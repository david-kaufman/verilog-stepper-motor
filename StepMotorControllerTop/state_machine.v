==> flow/design.v <==
module state_machine(clk ,rst, make_step, out, SW1_Rotation_Direction, SW3_half_step);
	input wire 	clk,
				rst,
				make_step,
				SW1_Rotation_Direction,		 
				SW3_half_step;				 
	output wire [3:0] out;
	reg [3:0] cs;
	reg [3:0] ns;
	parameter 	A = 4'b1000, 	 
				B = 4'b0010, 	 
				C = 4'b0100, 	 
				D = 4'b0001, 	 
				AB = 4'b1010,	 
				BC = 4'b0110, 	 
				CD = 4'b0101,	 
				DA = 4'b1001;	 
	always @ (posedge clk or negedge rst)
		begin
			if (~rst)	 
				cs = A;
			else if (make_step) begin
					cs = ns;
					if(SW1_Rotation_Direction == 1'b1 && SW3_half_step == 1'b1)	begin
						case(cs)
							A: ns = B;
							B: ns = C;
							C: ns = D;
							D: ns = A;
							default: ns = A;
						endcase
						end
					else if(SW1_Rotation_Direction == 1'b1 && SW3_half_step == 1'b0)	begin
							case(cs)
								A:  ns = AB;
								AB: ns = B;
								B:  ns = BC;
								BC: ns = C;
								C:  ns = CD;
								CD: ns = D;
								D:  ns = DA;
								DA: ns = A;
								default: ns = A;
							endcase
						end
					else if(SW1_Rotation_Direction == 1'b0 && SW3_half_step == 1'b1)	begin
							case(cs)
								D: ns = C;
								C: ns = B;
								B: ns = A;
								A: ns = D;	
								default: ns = D;
							endcase
						end
					else if(SW1_Rotation_Direction == 1'b0 && SW3_half_step == 1'b0)	begin
							case(cs)
								D:  ns = CD;
								CD: ns = C;
								C:  ns = BC;
								BC: ns = B;
								B:  ns = AB;
								AB: ns = A;
								A:  ns = DA;
								DA: ns = D;
								default: ns = D;
							endcase
						end
				end  
			else
				cs <= cs;
		end
	assign out = cs;
endmodule
# Tool chain data of state_machine
# What the tools print for state_machine, step after step.
# Lines are those of the file above, counted from 1.
# Operators: Yosys type, input widths -> output width; for muxes data width and select width s.
# The mark -- stands for no value.
dict set report setup {
  top {state_machine}
  clk_port {clk}
  library {sky130hd}
  pvt_corner {tt_025C_1v80}
}

# Word level
# Yosys after proc, flatten, opt, wreduce and memory -nomap, before mapping. Print and check cells are not counted.
# Memory sizes are those after Yosys's memory passes, which may raise the word count (mostly to a power of two), join words into wider ones and drop unused or constant bits.
dict set report classes {
  n_logic 2
  n_mux 8
  reduce_logical 6
  n_eq 4
}
# operator count
set op_table {}
lappend op_table {{$pmux 4 s3} 2}
lappend op_table {{$mux 4} 6}
lappend op_table {{$logic_and 1x1->1} 4}
lappend op_table {{$eq 4x1->1 const B} 1}
lappend op_table {{$eq 4x2->1 const B} 1}
lappend op_table {{$eq 4x3->1 const B} 1}
lappend op_table {{$eq 4x4->1 const B} 1}
lappend op_table {{$reduce_bool 4->1} 1}
lappend op_table {{$reduce_and 3->1} 1}
lappend op_table {{$not 1->1} 2}
dict set report bits {
  output_inout_bits 4
  clocked_rd_ports_x_width 8
  word_cells 24
  input_bits 5
  memories 2
  reg_bits 8
  rom_bits 128
}
# memory words width read_ports write_ports line
set mem_list {}
lappend mem_list {{(name not given)} 16 4 1 0 34} ;# case(cs)
lappend mem_list {{(name not given)} 16 4 1 0 56} ;# case(cs)

# Longest topological paths
# Depth = most cells in a row (Yosys ltp): at word level without a register or memory, in the mapped netlist without a sequential cell, where the memories' decode and read muxes count.
dict set report depth {
  word_depth 7
  abc_area 0
  depth_mapped 6
  depth_no_buf 6
}

# Netlist
# Yosys stat after the flow's synthesis: flattened, memories mapped to cells. It holds for the ABC_AREA given above (unset counts as 0); a run with the other value may have another netlist.
dict set report mapped {
  mapped_area_um2 694.4
  seq_area_um2 301.5
  flip_flops 12
  n_buf 5
  stdcells 66
}
# cell count area_total_um2
set by_type {}
lappend by_type {sky130_fd_sc_hd__edfxtp_1 4 120.115}
lappend by_type {sky130_fd_sc_hd__dfxtp_1 4 80.077}
lappend by_type {sky130_fd_sc_hd__dfrtp_1 3 75.072}
lappend by_type {sky130_fd_sc_hd__mux2_2 5 56.304}
lappend by_type {sky130_fd_sc_hd__dfstp_2 1 26.275}
lappend by_type {sky130_fd_sc_hd__mux4_2 1 22.522}
lappend by_type {sky130_fd_sc_hd__nand2_1 6 22.522}
lappend by_type {sky130_fd_sc_hd__mux2i_1 2 20.019}
lappend by_type {sky130_fd_sc_hd__nor4b_1 2 17.517}
lappend by_type {sky130_fd_sc_hd__a21oi_1 3 15.014}
lappend by_type {sky130_fd_sc_hd__o211ai_1 2 15.014}
lappend by_type {sky130_fd_sc_hd__or4b_4 1 13.763}
lappend by_type {sky130_fd_sc_hd__and3_1 2 12.512}
lappend by_type {sky130_fd_sc_hd__nand2b_1 2 12.512}
lappend by_type {sky130_fd_sc_hd__o22ai_1 2 12.512}
lappend by_type {sky130_fd_sc_hd__or2_2 2 12.512}
lappend by_type {sky130_fd_sc_hd__buf_6 1 11.261}
lappend by_type {sky130_fd_sc_hd__buf_2 2 10.01}
# Not listed: further types 18, cells in them 21.

# Path before layout
# OpenSTA on the mapped netlist: ideal clock, no wires. The path of least setup slack (recovery checks aside). Input and output delay are each 20% of the period. Register names are those of the netlist, which keeps one name where synthesis merged equal registers.
dict set report synth_path {
  path_kind {input -> register}
  startpoint {input port SW1_Rotation_Direction}
  endpoint {register (name not given)}
  setup_time_ns 0.115
  required_ns 2.985
  stages 5
  arrival_ns 1.708
  launch_ns 0.620
  in_delay_ns 0.620
  n_path_buf 1
  path_slack_ns 1.277
  delay_ns 1.203
  tclk_ns 3.1
  period_less_setup_slack_ns 1.823
}
# "delay_ns" = arrival - input delay + setup time.
# "stages" counts driving pins, that of a launching flip-flop among them; a cell with two outputs on the path counts twice.
# "period_less_setup_slack_ns" = period - worst setup slack (recovery checks aside). The figure is calculated, with input and output delays left at 20% of the set period.
dict set report synth_between {
  cell_sequence {sky130_fd_sc_hd__clkbuf_1 sky130_fd_sc_hd__mux4_2 sky130_fd_sc_hd__mux2i_1 sky130_fd_sc_hd__nand3b_1 sky130_fd_sc_hd__and3_1}
}
# element line
set synth_rtl {}
lappend synth_rtl {{from (decl)} 5} ;# SW1_Rotation_Direction,
# No chain of elaborated cells between the ends is given.

# Path in the finished layout
# From the final timing report of run B: the path of least setup slack in the routed layout; clock arrival at registers is part of the times.
dict set report layout_path {
  path_kind {register -> register}
  startpoint {register ns[2]}
  endpoint {register (name not given)}
  path_slack_ns 0.29
  stages 6
  n_path_buf 0
  required_ns 2.54
  launch_ns 0.28
  setup_time_ns 0.07
  tclk_ns 2.33
  arrival_ns 2.25
}
# A register here has more assigning lines than the two given.
dict set report layout_between {
  cell_sequence {sky130_fd_sc_hd__edfxtp_1 sky130_fd_sc_hd__nor4b_1 sky130_fd_sc_hd__mux4_2 sky130_fd_sc_hd__mux2i_1 sky130_fd_sc_hd__or2_2 sky130_fd_sc_hd__o211ai_1}
}
# element line
set layout_rtl {}
lappend layout_rtl {{from (decl)} 9} ;# reg [3:0] ns;
lappend layout_rtl {{from (assign)} 26} ;# A: ns = B;
lappend layout_rtl {{from (assign)} 27} ;# B: ns = C;
# No chain of elaborated cells between the ends is given.

Appendix: measured runs

Measured results for state_machine: 2 stored runs of the Yosys and OpenROAD flow on sky130hd. The settings differ; the order carries no meaning. The constraints put input and output delay at 20% of the set period each and load the outputs with 0.01 pF.
"achieved_period_ns" is the run's clock period less its worst setup slack. It is reckoned from that one timing run; input and output delays stay at 20% of the period that was set.
"worst_path_ns" means the part of the period allowed to the worst setup path (the constraints hold back 20% at inputs and 20% at outputs) less its slack; where the path has registers, the arrival times of their clocks count too.
"design_power_mw" rests on the timing tool's default activity at the inputs, not on a simulated workload.

[flow] run A: files
==> flow/run.sh <==
#!/bin/bash
# the make line also repeats the synthesis and layout settings of config.mk as NAME=value (left out here)
make -C /OpenROAD-flow-scripts/flow DESIGN_CONFIG=/design/flow/config.mk WORK_HOME=/design/flow/orfs CLKGATE_MAP_FILE= finish
==> flow/config.mk <==
export PLATFORM = sky130hd
export DESIGN_NAME = state_machine
export DESIGN_NICKNAME = state_machine
export VERILOG_FILES = /design/flow/design.v
export SDC_FILE = /design/flow/constraint.sdc
export NUM_CORES = 4
export LEC_CHECK = 0
export CAP_MARGIN = 40
export CELL_PAD_IN_SITES_DETAIL_PLACEMENT = 2
export CORE_MARGIN = 2
export CORE_UTILIZATION = 34
export CTS_CLUSTER_DIAMETER = 48
export CTS_CLUSTER_SIZE = 17
export GPL_TIMING_DRIVEN = 1
export HOLD_SLACK_MARGIN = 0.24
export PLACE_DENSITY_LB_ADDON = 0.29
export SETUP_SLACK_MARGIN = 0.15
export SLEW_MARGIN = 20
==> flow/constraint.sdc <==
create_clock -name core_clock -period 1.45 [get_ports {clk}]
set_input_delay 0.2900 -clock core_clock [delete_from_list [all_inputs] [get_ports {clk}]]
set_output_delay 0.2900 -clock core_clock [all_outputs]
set_load 0.01 [all_outputs]

[flow] run A: not finished: routing ended with error DPL-0033

[flow] run B: files
==> flow/run.sh <==
#!/bin/bash
# the make line also repeats the synthesis and layout settings of config.mk as NAME=value (left out here)
make -C /OpenROAD-flow-scripts/flow DESIGN_CONFIG=/design/flow/config.mk WORK_HOME=/design/flow/orfs CLKGATE_MAP_FILE= finish
==> flow/config.mk <==
export PLATFORM = sky130hd
export DESIGN_NAME = state_machine
export DESIGN_NICKNAME = state_machine
export VERILOG_FILES = /design/flow/design.v
export SDC_FILE = /design/flow/constraint.sdc
export NUM_CORES = 4
export LEC_CHECK = 0
export CAP_MARGIN = 20
export CELL_PAD_IN_SITES_GLOBAL_PLACEMENT = 1
export CORE_MARGIN = 7
export CORE_UTILIZATION = 47
export CTS_CLUSTER_DIAMETER = 382
export PLACE_DENSITY_LB_ADDON = 0.08
export SLEW_MARGIN = 20
export TNS_END_PERCENT = 30
==> flow/constraint.sdc <==
create_clock -name core_clock -period 2.33 [get_ports {clk}]
set_input_delay 0.4660 -clock core_clock [delete_from_list [all_inputs] [get_ports {clk}]]
set_output_delay 0.4660 -clock core_clock [all_outputs]
set_load 0.01 [all_outputs]

[flow] run B: metrics
[metrics] final_die_area_um2 = 2749.9
[metrics] finalUtil_frac = 0.627
[metrics] design_power_mw = 0.5088
[metrics] setup_ws_ns = 0.293
[metrics] synthesis_area_um2 = 694.4
[metrics] setup_tns_ns = 0.000
[metrics] post_route_stdcell_area_um2 = 835.8
[metrics] worst_path_ns = 2.04
[metrics] timing.worst_path_kind = register -> register
[metrics] achieved_period_ns = 2.037
